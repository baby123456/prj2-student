==> flow/design.v <==
module axi_lite_if #(
  parameter ADDR_WIDTH = 13
)(
  input wire	S_AXI_ACLK,
  input wire	S_AXI_ARESETN,
  input  wire [14 - 1:0] S_AXI_AWADDR,
  input  wire                          S_AXI_AWVALID,
  output wire                          S_AXI_AWREADY,
  input  wire [32-1:0] S_AXI_WDATA,
  input  wire [32/8-1:0] S_AXI_WSTRB,
  input  wire                          S_AXI_WVALID,
  output wire                          S_AXI_WREADY,
  output wire [1:0]                    S_AXI_BRESP,
  output wire                          S_AXI_BVALID,
  input  wire                          S_AXI_BREADY,
  input  wire [14 - 1:0] S_AXI_ARADDR,
  input  wire                          S_AXI_ARVALID,
  output wire                          S_AXI_ARREADY,
  output wire [32-1:0] S_AXI_RDATA,
  output wire [1:0]                    S_AXI_RRESP,
  output wire                          S_AXI_RVALID,
  input  wire                          S_AXI_RREADY,
  output wire [ADDR_WIDTH - 3:0]	   AXI_Address,
  output wire [31:0]                   AXI_Write_data,
  output wire                          AXI_MemWrite,
  output wire                          AXI_MemRead,
  input  wire [31:0]                   AXI_Read_data,
  output reg                           mips_rst
);
reg                           axi_rvalid;
reg [32-1:0] axi_rdata;
reg [1:0]					  axi_rresp;
wire                           axi_bvalid;
reg [1:0]                     axi_bresp;
reg                           axi_awready;
reg                           axi_wready;
reg                           axi_arready;
wire [ADDR_WIDTH - 3:0]		  wr_addr;
wire [ADDR_WIDTH - 3:0] 	  rd_addr;
wire 						  mips_rst_sel;
wire						  mips_rst_wdata;
assign S_AXI_AWREADY = axi_awready;
assign S_AXI_WREADY  = axi_wready;
assign S_AXI_BRESP  = axi_bresp;
assign S_AXI_BVALID = axi_bvalid;
assign S_AXI_ARREADY = axi_arready;
assign S_AXI_RDATA  = axi_rdata;
assign S_AXI_RVALID = axi_rvalid;
assign S_AXI_RRESP  = axi_rresp;
  always @( posedge S_AXI_ACLK )
  begin
	  if(S_AXI_ARESETN == 1'b0)
		  axi_awready <= 1'b0;
	  else
	  begin
		  if (~axi_awready && S_AXI_AWVALID && S_AXI_WVALID)
			  axi_awready <= 1'b1;
		  else
			  axi_awready <= 1'b0;
	  end
  end
  always @( posedge S_AXI_ACLK )
  begin
    if ( S_AXI_ARESETN == 1'b0 )
        axi_wready <= 1'b0;
    else
      begin
        if (~axi_wready && S_AXI_WVALID && S_AXI_AWVALID)
            axi_wready <= 1'b1;
        else
            axi_wready <= 1'b0;
      end
  end
  assign wren = ~axi_awready & ~axi_wready & S_AXI_AWVALID & S_AXI_WVALID;
  assign AXI_MemWrite = ~S_AXI_AWADDR[13] & wren;
  assign AXI_Write_data =  {32{AXI_MemWrite}} & S_AXI_WDATA;
  assign wr_addr = {ADDR_WIDTH-2{AXI_MemWrite}} & S_AXI_AWADDR[ADDR_WIDTH-1:2];
  assign mips_rst_sel = S_AXI_AWADDR[13] & (~|S_AXI_AWADDR[ADDR_WIDTH-1:2]) & wren; 
  assign mips_rst_wdata = ~S_AXI_WDATA[0];
  always @( posedge S_AXI_ACLK )
  begin
    if (S_AXI_ARESETN == 1'b0)
        mips_rst <= 1'b1;
    else if (mips_rst_sel)
        mips_rst <= mips_rst_wdata;
	else
        mips_rst <= mips_rst;
  end 
reg [7:0] bvalid_cnt;
  always @( posedge S_AXI_ACLK )
  begin
    if ( S_AXI_ARESETN == 1'b0 )
      begin
        bvalid_cnt <= 0;
        axi_bresp   <= 2'b0;
      end
    else
      begin
        if (axi_awready && S_AXI_AWVALID && axi_wready && S_AXI_WVALID)
          begin
            if(S_AXI_BREADY && axi_bvalid)
                bvalid_cnt <= bvalid_cnt;
            else
                bvalid_cnt <= bvalid_cnt + 1;
            axi_bresp  <= 2'b0;  
          end                    
        else
          begin
            if (S_AXI_BREADY && axi_bvalid)
              begin
                bvalid_cnt <= bvalid_cnt - 1;
              end
          end
      end
  end
assign axi_bvalid  = |(bvalid_cnt);
  always @( posedge S_AXI_ACLK )
  begin
    if ( S_AXI_ARESETN == 1'b0 )
        axi_arready <= 1'b0;
    else
      begin
        if (~axi_arready && S_AXI_ARVALID)
            axi_arready <= 1'b1;
        else
            axi_arready <= 1'b0;
      end
  end
  always @( posedge S_AXI_ACLK )
  begin
    if ( S_AXI_ARESETN == 1'b0 )
      begin
        axi_rvalid <= 1'd0;
        axi_rresp  <= 2'd0;
      end
    else
      begin
        if (~axi_arready && S_AXI_ARVALID && ~axi_rvalid)
          begin
            axi_rvalid <= 1'b1;
            axi_rresp  <= 2'b00;  
          end
        else if (axi_rvalid && S_AXI_RREADY)
            axi_rvalid <= 1'b0;
      end
  end
  always @( posedge S_AXI_ACLK )
  begin
    if ( S_AXI_ARESETN == 1'b0 )
        axi_rdata <= {32{1'b0}};
    else if(~axi_arready & S_AXI_ARVALID)
        axi_rdata <= ({32{~S_AXI_ARADDR[13]}} & AXI_Read_data);
	else
        axi_rdata <= axi_rdata;
  end
assign	AXI_MemRead = ~S_AXI_ARADDR[13] && ~axi_arready && S_AXI_ARVALID;
assign	rd_addr = {ADDR_WIDTH-2{AXI_MemRead}} & S_AXI_ARADDR[ADDR_WIDTH - 1:2];
assign  AXI_Address = wr_addr | rd_addr;
endmodule
# == Step by step through the tools: axi_lite_if ==
# Tool output for the design above, in the order of the flow.
# Lines are those of the file above, counted from 1.
# Cell names lack the library's common part.
# The mark - stands for no value.
# design
top_module,axi_lite_if
clock,S_AXI_ACLK
lib,sky130hd
pvt_corner,tt_025C_1v80

# == Word-level counts ==
# Counts by Yosys on the flattened word-level netlist (proc, flatten, opt, wreduce; memories kept). Register bits leave out memories and registers merged into their read ports (data or address). Print and check cells are left out. Cells with the same type and inputs are merged into one.
# classes
n_reduce_logical,19
mux,8
n_addsub,2
n_eq,1
logic,19
# ops
op,n
AND 32 bit,2
two-way mux 8 bit,3
AND 11 bit,2
logical AND 1 bit,13
OR 11 bit,1
OR reduction 11 bit,1
adder 8 x 1 -> 8 bit with constant B,1
subtractor 8 x 1 -> 8 bit with constant B,1
OR reduction 8 bit,1
AND 1 bit,7
inverter 1 bit,7
two-way mux 1 bit,5
nonzero test 2 bit,2
inequality test 2 bit with constant B,1
AND reduction 2 bit,1
logical NOT 1 bit,1
# word_totals
word_cells,56
input_bits,103
reg_bits,45

# == Logic depth ==
# Longest topological path by Yosys (ltp), each cell counted once; first at word level (registers and memories cut), then after technology mapping (sequential cells cut; the memories' decode and read muxes count).
# depth
word_depth,7
abc_area,0
depth_mapped,7

# == Synthesis result ==
# Source: synth_stat.txt of the flow (Yosys; design flattened, memories mapped). It holds for the ABC_AREA given above (unset counts as 0); a run with the other value may have another netlist.
# The area totals of this step are shown rounded.
# mapped
sequential_area_um2,901
buf_cells,25
synth_area_um2,2440
mapped_cells,298
flip_flops,45
# by_type
cell_type,n,area_total_um2
dfxtp_1,45,900.864
nor3b_1,33,247.738
and2_1,32,200.192
a21oi_1,36,180.173
nor2_1,46,172.666
a22o_1,11,96.342
ha_1,6,75.072
clkbuf_1,16,60.058
mux2i_1,4,40.038
buf_4,5,37.536
nor4_1,6,37.536
xnor2_1,4,35.034
a211oi_1,4,30.029
fa_1,1,20.019
inv_1,5,18.768
nand2_1,5,18.768
o2111ai_1,2,17.517
o41ai_2,1,16.266
# Other cell types: 25; their cells: 36.

# == Worst setup path after synthesis ==
# OpenSTA on the mapped netlist: ideal clock, no wires. The path of least setup slack (recovery checks aside). Input and output delay are each 20% of the period. Register names are those of the netlist, which keeps one name where synthesis merged equal registers.
# synth_path
path_kind,input port to flip-flop
startpoint,input port S_AXI_AWVALID
endpoint,register bvalid_cnt[7]
path_slack_ns,0.861
arrival_ns,2.637
t_first_pin_ns,0.716
stages,7
clock_period_ns,3.58
delay_ns,2.003
setup_time_ns,0.082
synth_period_reached_ns,2.719
# "delay_ns" = arrival - input delay + setup time.
# "stages" counts driving pins, that of a launching flip-flop among them; a cell with two outputs on the path counts twice.
# "synth_period_reached_ns" = period - worst setup slack (recovery checks aside). The figure is calculated, with input and output delays left at 20% of the set period.
# The rows between start and end are the longest chain of elaborated cells between them; the timing report does not say that the signal goes this way. Where chains are equally long, one stands for them.
# A line is the first line of the expression or statement that the cell stems from. Yosys adds cells for indexed reads and writes and turns some case tables into memories.
# At most two assigning lines are given for a register; there are more.
# synth_via
path_cell_list,nand4_1 > ha_1 > inv_2 > o41ai_2 > a211oi_1 > or4_1 > o2111ai_1
elab_chain_len,5
cone_cells,7
# synth_rtl
item,line_no,rtl
from (decl),7,"input  wire                          S_AXI_AWVALID,"
logical AND 1 bit (3 in a row),99,if (axi_awready && S_AXI_AWVALID && axi_wready && S_AXI_WVALID)
inequality test 2 bit,-,
AND reduction 2 bit,-,
to (assign),102,bvalid_cnt <= bvalid_cnt;
to (assign),104,bvalid_cnt <= bvalid_cnt + 1;
to (decl),89,reg [7:0] bvalid_cnt;

# Stored flow runs of axi_lite_if (2 of them; Yosys, OpenROAD, sky130hd). They differ in their settings and are not a sequence. Constraints: input delay and output delay 20% of the set period each, output load 0.01 pF.
# Settings: . = not set for that run.
run name,period_ns,CORE_UTILIZATION,CAP_MARGIN,CORE_MARGIN,SLEW_MARGIN,SETUP_SLACK_MARGIN,CORE_ASPECT_RATIO,CELL_PAD_IN_SITES_GLOBAL_PLACEMENT,GPL_TIMING_DRIVEN,CTS_CLUSTER_DIAMETER,MIN_ROUTING_LAYER
record 1,2.51,69,20,2,20,.,.,.,.,.,.
record 2,1.97,44,20,2,5,-0.17,1.56,1,1,147,met1
# Record 1: incomplete, placement halted on GPL-0301
# Record 2: incomplete, placement halted on GPL-0301
